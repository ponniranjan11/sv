==> flow/design.v <==
module Adder(divisor,dividend,carry,difference); 
parameter divisorBITS=8; 
parameter dividendBITS=16;
parameter addBITS=divisorBITS+dividendBITS-1;
input [addBITS-1:0] divisor;
input [addBITS-1:0] dividend;
wire [addBITS-1:0] divisorinv;
output carry;
output [addBITS-1:0] difference;
assign divisorinv=~divisor; 
assign {carry,difference} = dividend+divisorinv+1'b1; 
endmodule 
module Divider(divisor,dividend,quotient_final,remainder,clock);
parameter divisorBITS=8;
parameter dividendBITS=16;
parameter addBITS=divisorBITS+dividendBITS-1;
input clock;
input [divisorBITS-1:0] divisor;
input [dividendBITS-1:0] dividend;
output [dividendBITS-1:0]quotient_final;
wire [dividendBITS-1:0]quotient[dividendBITS-1:0];
wire [dividendBITS-1:0]quotient_temp[dividendBITS-1:0];
output [addBITS-1:0]remainder;
wire [addBITS-1:0] difference[dividendBITS-1:0];
genvar i;
wire [addBITS-1:0] divisor_int [dividendBITS-1:0];
wire [addBITS-1:0] dividend_int [dividendBITS-1:0];	
wire [addBITS-1:0] stage_divisor_int_out [dividendBITS-1:0];
wire [addBITS-1:0]register_dividend_int_out[dividendBITS-1:0];
wire [addBITS-1:0]register_divisor_int_out[dividendBITS-1:0];
wire [dividendBITS-1:0]register_quotient_int_out[dividendBITS-1:0];
wire [dividendBITS-1:0]stage_quotient_int_in[dividendBITS-1:0];
wire [dividendBITS-1:0]register_quotient_int_in[dividendBITS-1:0];
assign divisor_int[dividendBITS-1]=divisor;
assign dividend_int[dividendBITS-1]=dividend;
assign stage_quotient_int_in[dividendBITS-1] = 'b0;
Stage S1 (divisor_int[dividendBITS-1],dividend_int[dividendBITS-1],dividendBITS-1,stage_quotient_int_in[dividendBITS-1],quotient[dividendBITS-1],difference[dividendBITS-1],stage_divisor_int_out[dividendBITS-1]);  
Register R (stage_divisor_int_out[dividendBITS-1],difference[dividendBITS-1],quotient[dividendBITS-1],register_divisor_int_out[dividendBITS-1],register_dividend_int_out[dividendBITS-1],register_quotient_int_out[dividendBITS-1],clock); 
generate
for (i=dividendBITS-2;i>=0; i=i-1)
begin
Stage S (register_divisor_int_out[i+1],register_dividend_int_out[i+1],i,register_quotient_int_out[i+1],quotient[i],difference[i],stage_divisor_int_out[i]);  
Register R (stage_divisor_int_out[i],difference[i],quotient[i],register_divisor_int_out[i],register_dividend_int_out[i],register_quotient_int_out[i],clock);  
end
endgenerate 
assign quotient_final=register_quotient_int_out[0];  
assign remainder=register_dividend_int_out[0];  
endmodule
module Register(register_divisor_in,register_dividend_in,register_quotient_in,register_divisor_out,register_dividend_out,register_quotient_out,clock);
parameter divisorBITS=8;
parameter dividendBITS=16;
parameter addBITS=divisorBITS+dividendBITS-1;
input [addBITS-1:0]register_dividend_in;
input [addBITS-1:0]register_divisor_in;
input [dividendBITS-1:0]register_quotient_in;
input clock;
output reg [22:0]register_dividend_out;
output reg [22:0]register_divisor_out;
output reg[15:0] register_quotient_out;
always@(posedge clock)     
begin
register_dividend_out<=register_dividend_in; 
register_divisor_out<=register_divisor_in;
register_quotient_out<=register_quotient_in;
end
endmodule
module Shifter(divisor,shiftby,shiftedvalue);
parameter divisorBITS=8;
parameter dividendBITS=16;
parameter shiftBITS=divisorBITS+dividendBITS-1;
input [shiftBITS-1:0]divisor;
input [31:0]shiftby;
output [shiftBITS-1:0]shiftedvalue;
assign shiftedvalue=divisor<<shiftby; 
endmodule 
module Stage(divisor,dividend,shiftby,stage_quotient_in,quotient,difference,stage_divisor_out);
parameter divisorBITS=8;
parameter dividendBITS=16;
parameter addBITS=divisorBITS+dividendBITS-1;
input [addBITS-1:0]divisor;
input [addBITS-1:0]dividend;
input [addBITS+divisorBITS:0] shiftby;
input [dividendBITS-1:0]stage_quotient_in;
output [dividendBITS-1:0]quotient;
output [addBITS-1:0]stage_divisor_out;
output signed [addBITS-1:0] difference;
wire [addBITS-1:0] difference1;
wire [addBITS-1:0] shiftedvalue;
wire carry;
Shifter S1 (divisor, shiftby,shiftedvalue); 
Adder A1(shiftedvalue,dividend,carry,difference1);
assign quotient=(carry==1'b1)? ((stage_quotient_in<<1)+1'b1):((stage_quotient_in<<1)+1'b0);
assign difference=(carry==1'b1)?difference1:dividend;	
assign stage_divisor_out=divisor; 
endmodule
# Reports on Divider
# What the tools print for Divider, step after step.
# Line numbers count from 1 in the design file above.
# Operators: Yosys type, input widths -> output width; for muxes data width and select width s.
# A cell with - has no value.
# setup
design	Divider
clock_port	clock
library	sky130hd
pvt_corner	tt_025C_1v80

# Word-level counts
# Source: Yosys, flattened and elaborated. Widths are those after wreduce. Registers that Yosys merges into a memory's read port (data or address) are not register bits. Print and check cells do not count. Equal cells are merged and count once.
# word_totals
register_bits	624
latchBits	0
mem_bits_rw	0
mem_bits_ro	0
clocked_rd_ports_x_width	0
mem_count	0
out_inout_bits	39
# classes
add_sub_neg	47
n_mul	0
div	0
n_cmp	0
equal	0
n_shift	0
muxes	32
logic	16
reduce_and_logical	0
# op_table
op	count
$add 24x1->24 const B	16
$add 23x23->24	15
$mux 23	15
$mux 16	2
$add 16x23->24	1
$not 10->23	1
$not 11->23	1
$not 12->23	1
$not 13->23	1
$not 14->23	1
$not 15->23	1
$not 16->23	1
$not 17->23	1
$not 18->23	1
$not 19->23	1
$not 20->23	1
$not 21->23	1
$not 22->23	1
$not 23->23	1
$not 8->23	1
$not 9->23	1
$add 16x1->16 const B	1
$add 15x1->15 const B	1
$mux 15	1
$add 14x1->14 const B	1
$mux 14	1
$add 13x1->13 const B	1
$mux 13	1
# Other operator kinds: 23; their cells: 23.

# Longest topological paths
# Depth = most cells in a row (Yosys ltp): at word level without a register or memory, in the mapped netlist without a sequential cell, where the memories' decode and read muxes count.
# logic_depth
ltp_word	4
ABC_AREA	0
depth_mapped	11
mapped_depth_nobuf	10

# Netlist
# Yosys stat after the flow's synthesis: flattened, memories mapped to cells. It holds for the ABC_AREA given above (unset counts as 0); a run with the other value may have another netlist.
# The area totals of this step are shown rounded.
# types
type	count	area_total_um2
sky130_fd_sc_hd__dfxtp_1	624	1.25E+04
sky130_fd_sc_hd__ha_1	122	1.53E+03
sky130_fd_sc_hd__xnor2_1	80	700.672
sky130_fd_sc_hd__xor2_1	75	656.88
sky130_fd_sc_hd__inv_1	163	611.837
sky130_fd_sc_hd__mux2_2	46	517.997
sky130_fd_sc_hd__o21ai_0	102	510.49
sky130_fd_sc_hd__nor2_1	135	506.736
sky130_fd_sc_hd__a21oi_1	89	445.427
sky130_fd_sc_hd__nand2_1	103	386.621
sky130_fd_sc_hd__nor3_1	63	315.302
sky130_fd_sc_hd__fa_1	15	300.288
sky130_fd_sc_hd__o21a_1	37	277.766
sky130_fd_sc_hd__nor2b_1	37	231.472
sky130_fd_sc_hd__nand2b_1	34	212.704
sky130_fd_sc_hd__a21o_1	24	180.173
sky130_fd_sc_hd__nor4_1	23	143.888
sky130_fd_sc_hd__or3_1	22	137.632
# Other cell types: 57; their cells: 236.
# mapped
cells	2030
yosys_area_um2	22000
seqArea_um2	12000
ffs	624
n_buf	21
# By module: a second synthesis without flattening, with its own total; a netlist apart from the flattened one above.
# hier_totals
cells_unflattened	7506
area_unflattened_um2	72000
# Rows give one instance, submodules left out.
# modules
mod	instances	cells	area_um2	mod_seq_area_um2
Adder	16	194	1300	0.0
Shifter	16	149	1300	0.0
Register	16	62	1200	1200
Stage	16	64	570	0.0
Divider	1	2	7.5	0.0

# Path before layout
# Path of least setup slack by OpenSTA after synthesis, without wires, with an ideal clock, recovery checks aside; 20% of the period is set as input and as output delay. Where synthesis merged equal registers, the netlist keeps one of their names.
# synth_timing
path_type	flip-flop to flip-flop
startpoint	reg genblk1[9].R.register_dividend_out[8]
endpoint	reg genblk1[8].R.register_dividend_out[22]
clock_period_ns	2.25
setup_time_ns	0.134
launch_ns	0.000
t_arrival_ns	2.253
required_ns	2.116
slack_ns	-0.137
delay_ns	2.387
path_stages	11
period_less_setup_slack_ns	2.387
# "delay_ns" is the arrival time less input delay plus setup time.
# "path_stages": output pins that drive a net of the path, with the launching flip-flop's if there is one; two outputs of one cell count as two.
# "period_less_setup_slack_ns" is the clock period less the worst setup slack; recovery checks do not enter. This is arithmetic on one report: input and output delays are still those of the set period (20% each).
# The rows between start and end are the longest chain of elaborated cells between them; the timing report does not say that the signal goes this way. Where chains are equally long, one stands for them.
# Each line given opens the expression or statement behind the cell; cells for indexed reads and writes are added by Yosys, which also makes memories of some case tables.
# synth_between
path_cell_list	sky130_fd_sc_hd__dfxtp_1 -> sky130_fd_sc_hd__inv_1 -> sky130_fd_sc_hd__ha_1 -> sky130_fd_sc_hd__inv_1 -> sky130_fd_sc_hd__fa_1 -> sky130_fd_sc_hd__a211oi_1 -> sky130_fd_sc_hd__nor2_1 -> sky130_fd_sc_hd__o41a_1 -> sky130_fd_sc_hd__a221o_1 -> sky130_fd_sc_hd__nor4_1 -> sky130_fd_sc_hd__xor2_1
elab_chain_len	3
# synth_lines
element	line_no	text
start: declaration	57	output reg [22:0]register_dividend_out;
start: assignment	62	register_dividend_out<=register_dividend_in;
$add 23x23->24	11	assign {carry,difference} = dividend+divisorinv+1'b1;
$add 24x1->24	11
$mux 23	93	assign difference=(carry==1'b1)?difference1:dividend;
end: assignment	62
end: declaration	57

# Path in the finished layout
# From the final timing report of job 1: the path of least setup slack in the routed layout; clock arrival at registers is part of the times.
# layout_timing
path_type	flip-flop to flip-flop
startpoint	reg genblk1[3].R.register_dividend_out[2]
endpoint	reg genblk1[2].R.register_dividend_out[12]
clock_period_ns	2.71
setup_time_ns	0.13
launch_ns	0.67
t_arrival_ns	3.07
required_ns	3.25
slack_ns	0.18
path_stages	10
# The rows between start and end are the longest chain of elaborated cells between them; the timing report does not say that the signal goes this way. Where chains are equally long, one stands for them.
# layout_between
path_cell_list	sky130_fd_sc_hd__dfxtp_1 -> sky130_fd_sc_hd__inv_1 -> sky130_fd_sc_hd__ha_1 -> sky130_fd_sc_hd__fa_1 -> sky130_fd_sc_hd__nor2b_1 -> sky130_fd_sc_hd__o21ai_0 -> sky130_fd_sc_hd__a211o_1 -> sky130_fd_sc_hd__o211ai_1 -> sky130_fd_sc_hd__nor3_1 -> sky130_fd_sc_hd__xor2_1
elab_chain_len	3
# layout_lines
element	line_no	text
start: declaration	57	output reg [22:0]register_dividend_out;
start: assignment	62	register_dividend_out<=register_dividend_in;
$add 23x23->24	11	assign {carry,difference} = dividend+divisorinv+1'b1;
$add 24x1->24	11
$mux 23	93	assign difference=(carry==1'b1)?difference1:dividend;
end: assignment	62
end: declaration	57

Data sheet: physical implementation of Divider

Below are 2 stored runs of the flow (Yosys, OpenROAD; platform sky130hd) on Divider, each with its settings and what was measured, unordered. Constraints: input delay and output delay 20% of the set period each, output load 0.01 pF.
"achieved_clock_period_ns" = clock period - worst setup slack. The figure is calculated, with input and output delays left at 20% of the set period.
"worst_setup_path_time_ns": the worst setup path's part of the clock period (all of it between registers, 20% less for each end at a port) less its slack. A launch clock that arrives late makes it longer, a capture clock that arrives late makes it shorter.
By "final_power_mw" is meant OpenSTA's value without simulated activity: inputs other than the clock are taken to toggle once in ten clock periods, and the tool carries that through the logic.
Measured values are rounded.

Job 1, flow files:
==> flow/run.sh <==
#!/bin/bash
# the make line also repeats the synthesis and layout settings of config.mk as NAME=value (left out here)
make -C /OpenROAD-flow-scripts/flow DESIGN_CONFIG=/design/flow/config.mk WORK_HOME=/design/flow/orfs CLKGATE_MAP_FILE= finish
==> flow/config.mk <==
export PLATFORM = sky130hd
export DESIGN_NAME = Divider
export DESIGN_NICKNAME = Divider
export VERILOG_FILES = /design/flow/design.v
export SDC_FILE = /design/flow/constraint.sdc
export NUM_CORES = 4
export LEC_CHECK = 0
export CAP_MARGIN = 5
export CELL_PAD_IN_SITES_GLOBAL_PLACEMENT = 1
export CORE_ASPECT_RATIO = 1.88
export CORE_MARGIN = 2
export CORE_UTILIZATION = 29
export CTS_CLUSTER_DIAMETER = 26
export MAX_ROUTING_LAYER = met4
export PLACE_DENSITY_LB_ADDON = 0.14
export SETUP_SLACK_MARGIN = 0.05
export SLEW_MARGIN = 10
export TNS_END_PERCENT = 45
==> flow/constraint.sdc <==
create_clock -name core_clock -period 2.71 [get_ports {clock}]
set_input_delay 0.5420 -clock core_clock [delete_from_list [all_inputs] [get_ports {clock}]]
set_output_delay 0.5420 -clock core_clock [all_outputs]
set_load 0.01 [all_outputs]

==> results of job 1, as CSV <==
result,value
yosys.chip_area_um2,22000
dieArea_um2,78000
stdcell_area_um2,29000
finalUtil_pct,39
final_setup_ws_ns,0.18
fin_tns_ns,0.000
hold_worst_slack_ns,0.31
final_power_mw,39
achieved_clock_period_ns,2.531
worst_setup_path_time_ns,2.53
worst_path_kind,"flip-flop to flip-flop"

Job 2, flow files:
==> flow/run.sh <==
#!/bin/bash
# the make line also repeats the synthesis and layout settings of config.mk as NAME=value (left out here)
make -C /OpenROAD-flow-scripts/flow DESIGN_CONFIG=/design/flow/config.mk WORK_HOME=/design/flow/orfs CLKGATE_MAP_FILE= finish
==> flow/config.mk <==
export PLATFORM = sky130hd
export DESIGN_NAME = Divider
export DESIGN_NICKNAME = Divider
export VERILOG_FILES = /design/flow/design.v
export SDC_FILE = /design/flow/constraint.sdc
export NUM_CORES = 4
export LEC_CHECK = 0
export ABC_AREA = 0
export CAP_MARGIN = 20
export CORE_MARGIN = 3
export CORE_UTILIZATION = 31
export MAX_ROUTING_LAYER = met5
export MIN_ROUTING_LAYER = met2
export PLACE_DENSITY = 0.81
export SLEW_MARGIN = 15
==> flow/constraint.sdc <==
create_clock -name core_clock -period 4.32 [get_ports {clock}]
set_input_delay 0.8640 -clock core_clock [delete_from_list [all_inputs] [get_ports {clock}]]
set_output_delay 0.8640 -clock core_clock [all_outputs]
set_load 0.01 [all_outputs]

==> results of job 2, as CSV <==
result,value
yosys.chip_area_um2,22000
dieArea_um2,74000
stdcell_area_um2,26000
finalUtil_pct,37
final_setup_ws_ns,1.6
fin_tns_ns,0.000
hold_worst_slack_ns,0.31
final_power_mw,19
achieved_clock_period_ns,2.760
worst_setup_path_time_ns,2.76
worst_path_kind,"flip-flop to flip-flop"
